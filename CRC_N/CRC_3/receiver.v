==> flow/design.v <==
module CRC_3b
#(
    parameter   BW = 4,
    parameter   CRC_BW = 3,
    parameter   divisor = 3'b011
)
(
    output      [CRC_BW-1:0] CRC,
    input       [BW+CRC_BW-1:0] in
);
    wire [CRC_BW-1:0] t1, t2, t3, t4;
    CRC_unit u1 (.out(t1), .in(in[5:3]), .CRC(divisor), .sel(in[6]));
    CRC_unit u2 (.out(t2), .in({t1[1:0], in[2]}), .CRC(divisor), .sel(t1[2]));
    CRC_unit u3 (.out(t3), .in({t2[1:0], in[1]}), .CRC(divisor), .sel(t2[2]));
    CRC_unit u4 (.out(t4), .in({t3[1:0], in[0]}), .CRC(divisor), .sel(t3[2]));
    assign CRC = t4;
endmodule
module receiver 
#(
    parameter   BW = 4,
    parameter   CRC_BW = 3,
    parameter   divisor = 4'b1011
)
(
    output reg  [BW-1:0] out,
    input       [BW+CRC_BW-1:0] in,
    input       clk, rstn
);
    reg [BW-1:0] out_t;
    wire [CRC_BW-1:0] CRC;
    reg [BW+CRC_BW-1:0] in_d;
    CRC_3b C1 (.CRC(CRC), .in(in_d));
    always @(*) begin
        if (CRC == {(CRC_BW){1'b0}}) begin
            out_t = in_d[BW+CRC_BW-1:CRC_BW];
        end else begin
            out_t = {(BW){1'b0}};
        end
    end
    always @(posedge clk ) begin
        if (rstn != 1'b1) begin
            out     <= {(BW){1'b0}};
            in_d    <= {(BW+CRC_BW){1'b0}};
        end else begin
            out     <= out_t;
            in_d    <= in;
        end
    end
endmodule
module CRC_unit
#(
    parameter   BW = 8
)
(
    output      [BW-1:0] out,
    input       [BW-1:0] in, CRC, 
    input                sel
);
    wire [BW-1:0] temp;
    assign out = in ^ ({(BW){sel}} & CRC);
endmodule
module CRC
#(
    parameter   BW = 10,                 
    parameter   CRC_BW = 8,              
    parameter   divisor = 8'b0000_0111   
)
(
    output      [CRC_BW-1:0] CRC,
    input       [BW+CRC_BW-1:0] in
);
    wire [CRC_BW-1:0] t [0:BW-1];
    CRC_unit uu (.out(t[0]), .in(in[BW+CRC_BW-2:BW-1]), .CRC(divisor), .sel(in[BW+CRC_BW-1]));
    genvar i;
    generate
        for (i = 1; i < BW; i = i + 1) begin : gen_CRC_unit
            CRC_unit U (.out(t[i]), .in({t[i-1][CRC_BW-2:0], in[BW-1-i]}), .CRC(divisor), .sel(t[i-1][CRC_BW-1]));
        end
    endgenerate
    assign CRC = t[BW-1];
endmodule
# Tool chain data of receiver
# The steps from the RTL of receiver to its reports follow in flow order.
# Line numbers count from 1 in the design file above.
# The mark -- stands for no value.
# setup
top_module	receiver
clock_port	clk
lib	sky130hd
pvt_corner	tt_025C_1v80

# After elaboration
# Yosys after proc, flatten, opt, wreduce and memory -nomap, before mapping. Enables and synchronous resets that opt folds into registers are not counted as muxes. Memory bits, and registers merged into a memory's read port (data or address), are not among the register bits. Print and check cells are not counted. Equal cells are merged and count once.
# word_totals
inputBits	9
register_bits	11
output_inout_bits	4
# classes
reduce_logical	2
logic	4
# ops
operator	count
XOR 3 x 2 -> 3 bit	4
logical NOT 3 bit	1
AND reduction 2 bit	1

# Longest topological paths
# Depth = most cells in a row (Yosys ltp): at word level without a register or memory, in the mapped netlist without a sequential cell, where the memories' decode and read muxes count.
# depth
word_depth	6
abc_area	0
mapped_depth	5

# Netlist
# Source: synth_stat.txt of the flow (Yosys; design flattened, memories mapped). It holds for the ABC_AREA given above (unset counts as 0); a run with the other value may have another netlist.
# mapped
yosys_area_um2	449.2
stdcells	45
ffs	11
# by_type
cell_type	count	type_area_um2
sky130_fd_sc_hd__dfxtp_1	11	220.211
sky130_fd_sc_hd__and2_1	7	43.792
sky130_fd_sc_hd__xnor2_1	5	43.792
sky130_fd_sc_hd__nor3_1	4	20.019
sky130_fd_sc_hd__nand2_1	5	18.768
sky130_fd_sc_hd__o21ai_2	2	17.517
sky130_fd_sc_hd__xor2_1	2	17.517
sky130_fd_sc_hd__xnor2_2	1	16.266
sky130_fd_sc_hd__buf_6	1	11.261
sky130_fd_sc_hd__a211o_1	1	8.758
sky130_fd_sc_hd__o21a_2	1	8.758
sky130_fd_sc_hd__a21oi_1	1	5.005
sky130_fd_sc_hd__nand3_1	1	5.005
sky130_fd_sc_hd__o21ai_0	1	5.005
sky130_fd_sc_hd__inv_1	1	3.754
sky130_fd_sc_hd__nor2_1	1	3.754
# The figures by module come from a second, unflattened synthesis with its own total; it is not the netlist above.
# hier_totals
cells_unflattened	93
area_unflattened_um2	1134.8
# Each row is one instance without its submodules.
# by_module
mod	n_inst	cells	mod_area_um2
CRC_unit	4	17	201.4
receiver	1	23	321.6
CRC_3b	1	2	7.5

# Worst setup path after synthesis
# Source: OpenSTA report_checks on the synthesized netlist (no wires, ideal clock, input and output delay 20% of the period each), path of least setup slack; recovery checks are left aside. Register names are those of the netlist, which keeps one name where synthesis merged equal registers.
# synth_timing
kind	reg-to-reg
startpoint	register in_d[6]
endpoint	register out[2]
path_delay_ns	1.092
clock_period_ns	1.28
t_arrival_ns	1.014
t_required_ns	1.202
launch_ns	0.000
driving_pins	6
path_buffers	1
path_slack_ns	0.188
setup_time_ns	0.078
synth_period_reached_ns	1.092
# "path_delay_ns" = arrival - input delay + setup time.
# "driving_pins" counts driving pins, that of a launching flip-flop among them; a cell with two outputs on the path counts twice.
# "synth_period_reached_ns" = period - worst setup slack (recovery checks aside). The figure is calculated, with input and output delays left at 20% of the set period.
# The rows between start and end are the longest chain of elaborated cells between them; the timing report does not say that the signal goes this way. Where chains are equally long, one stands for them.
# Each line given opens the expression or statement behind the cell; cells for indexed reads and writes are added by Yosys, which also makes memories of some case tables.
# synth_between
path_cell_list	sky130_fd_sc_hd__dfxtp_1 -> sky130_fd_sc_hd__buf_6 -> sky130_fd_sc_hd__xnor2_2 -> sky130_fd_sc_hd__xor2_1 -> sky130_fd_sc_hd__o21ai_2 -> sky130_fd_sc_hd__nor3_1
elab_chain_len	6
cells_between	6
classes_between	logic: 4; reduce/logical: 2
# synth_lines
item	line_no	rtl
from (decl)	31	reg [BW+CRC_BW-1:0] in_d;
from (assign)	43	in_d    <= {(BW+CRC_BW){1'b0}};
from (assign)	46	in_d    <= in;
XOR 3 x 2 -> 3 bit (4 in a row)	60	assign out = in ^ ({(BW){sel}} & CRC);
logical NOT 3 bit	34	if (CRC == {(CRC_BW){1'b0}}) begin
AND reduction 2 bit	--
to (assign)	42	out     <= {(BW){1'b0}};
to (assign)	45	out     <= out_t;
to (decl)	25	output reg  [BW-1:0] out,

# Worst path after layout
# From the final timing report of flow run B: the path of least setup slack in the routed layout; clock arrival at registers is part of the times.
# layout_timing
kind	reg-to-reg
startpoint	register in_d[6]
endpoint	register out[2]
t_required_ns	1.46
path_slack_ns	0.08
clock_period_ns	1.29
setup_time_ns	0.08
launch_ns	0.25
t_arrival_ns	1.38
driving_pins	5
path_buffers	0
# The rows between start and end are the longest chain of elaborated cells between them; the timing report does not say that the signal goes this way. Where chains are equally long, one stands for them.
# layout_between
path_cell_list	sky130_fd_sc_hd__dfxtp_2 -> sky130_fd_sc_hd__xnor2_2 -> sky130_fd_sc_hd__xor2_1 -> sky130_fd_sc_hd__o21ai_2 -> sky130_fd_sc_hd__nor3_1
elab_chain_len	6
cells_between	6
classes_between	logic: 4; reduce/logical: 2
# layout_lines
item	line_no	rtl
from (decl)	31	reg [BW+CRC_BW-1:0] in_d;
from (assign)	43	in_d    <= {(BW+CRC_BW){1'b0}};
from (assign)	46	in_d    <= in;
XOR 3 x 2 -> 3 bit (4 in a row)	60	assign out = in ^ ({(BW){sel}} & CRC);
logical NOT 3 bit	34	if (CRC == {(CRC_BW){1'b0}}) begin
AND reduction 2 bit	--
to (assign)	42	out     <= {(BW){1'b0}};
to (assign)	45	out     <= out_t;
to (decl)	25	output reg  [BW-1:0] out,

Appendix: measured runs

receiver through Yosys and OpenROAD on sky130hd: 2 stored runs, unordered, with their settings and measured results. The constraints put input and output delay at 20% of the set period each and load the outputs with 0.01 pF.
By "achievedPeriod_ns" is meant the clock period of the run minus its worst setup slack. This is arithmetic on one report: input and output delays are still those of the set period (20% each).
"worst_path_ns": the worst setup path's part of the clock period (all of it between registers, 20% less for each end at a port) less its slack. A launch clock that arrives late makes it longer, a capture clock that arrives late makes it shorter.
"fin_power_mw" rests on the timing tool's default activity at the inputs, not on a simulated workload.

Flow run A, flow files:
==> flow/run.sh <==
#!/bin/bash
# the make line also repeats the synthesis and layout settings of config.mk as NAME=value (left out here)
make -C /OpenROAD-flow-scripts/flow DESIGN_CONFIG=/design/flow/config.mk WORK_HOME=/design/flow/orfs CLKGATE_MAP_FILE= finish
==> flow/config.mk <==
export PLATFORM = sky130hd
export DESIGN_NAME = receiver
export DESIGN_NICKNAME = receiver
export VERILOG_FILES = /design/flow/design.v
export SDC_FILE = /design/flow/constraint.sdc
export NUM_CORES = 4
export LEC_CHECK = 0
export ABC_AREA = 1
export CAP_MARGIN = 20
export CELL_PAD_IN_SITES_DETAIL_PLACEMENT = 2
export CORE_MARGIN = 2
export CORE_UTILIZATION = 72
export CTS_CLUSTER_DIAMETER = 296
export CTS_CLUSTER_SIZE = 17
export MAX_ROUTING_LAYER = met4
export MIN_ROUTING_LAYER = met1
export PLACE_DENSITY_LB_ADDON = 0.3
export SETUP_SLACK_MARGIN = 0.14
export SLEW_MARGIN = 0
==> flow/constraint.sdc <==
create_clock -name core_clock -period 0.805 [get_ports {clk}]
set_input_delay 0.1610 -clock core_clock [delete_from_list [all_inputs] [get_ports {clk}]]
set_output_delay 0.1610 -clock core_clock [all_outputs]
set_load 0.01 [all_outputs]

Flow run A: incomplete, floorplanning halted on PDN-0185

Flow run B, flow files:
==> flow/run.sh <==
#!/bin/bash
# the make line also repeats the synthesis and layout settings of config.mk as NAME=value (left out here)
make -C /OpenROAD-flow-scripts/flow DESIGN_CONFIG=/design/flow/config.mk WORK_HOME=/design/flow/orfs CLKGATE_MAP_FILE= finish
==> flow/config.mk <==
export PLATFORM = sky130hd
export DESIGN_NAME = receiver
export DESIGN_NICKNAME = receiver
export VERILOG_FILES = /design/flow/design.v
export SDC_FILE = /design/flow/constraint.sdc
export NUM_CORES = 4
export LEC_CHECK = 0
export CAP_MARGIN = 20
export CORE_MARGIN = 2
export CORE_UTILIZATION = 40
export SLEW_MARGIN = 20
==> flow/constraint.sdc <==
create_clock -name core_clock -period 1.29 [get_ports {clk}]
set_input_delay 0.2580 -clock core_clock [delete_from_list [all_inputs] [get_ports {clk}]]
set_output_delay 0.2580 -clock core_clock [all_outputs]
set_load 0.01 [all_outputs]

==> results of flow run B, as CSV <==
result,value
setup_tns_ns,0.000
worst_path_ns,1.21
worstPathKind,"reg-to-reg"
yosys_chip_area_um2,449.2
worst_setup_slack_ns,0.083
achievedPeriod_ns,1.207
hold_ws_ns,0.484
stdcell_area_um2,605.6
die_um2,1407.0
fin_power_mw,0.7054
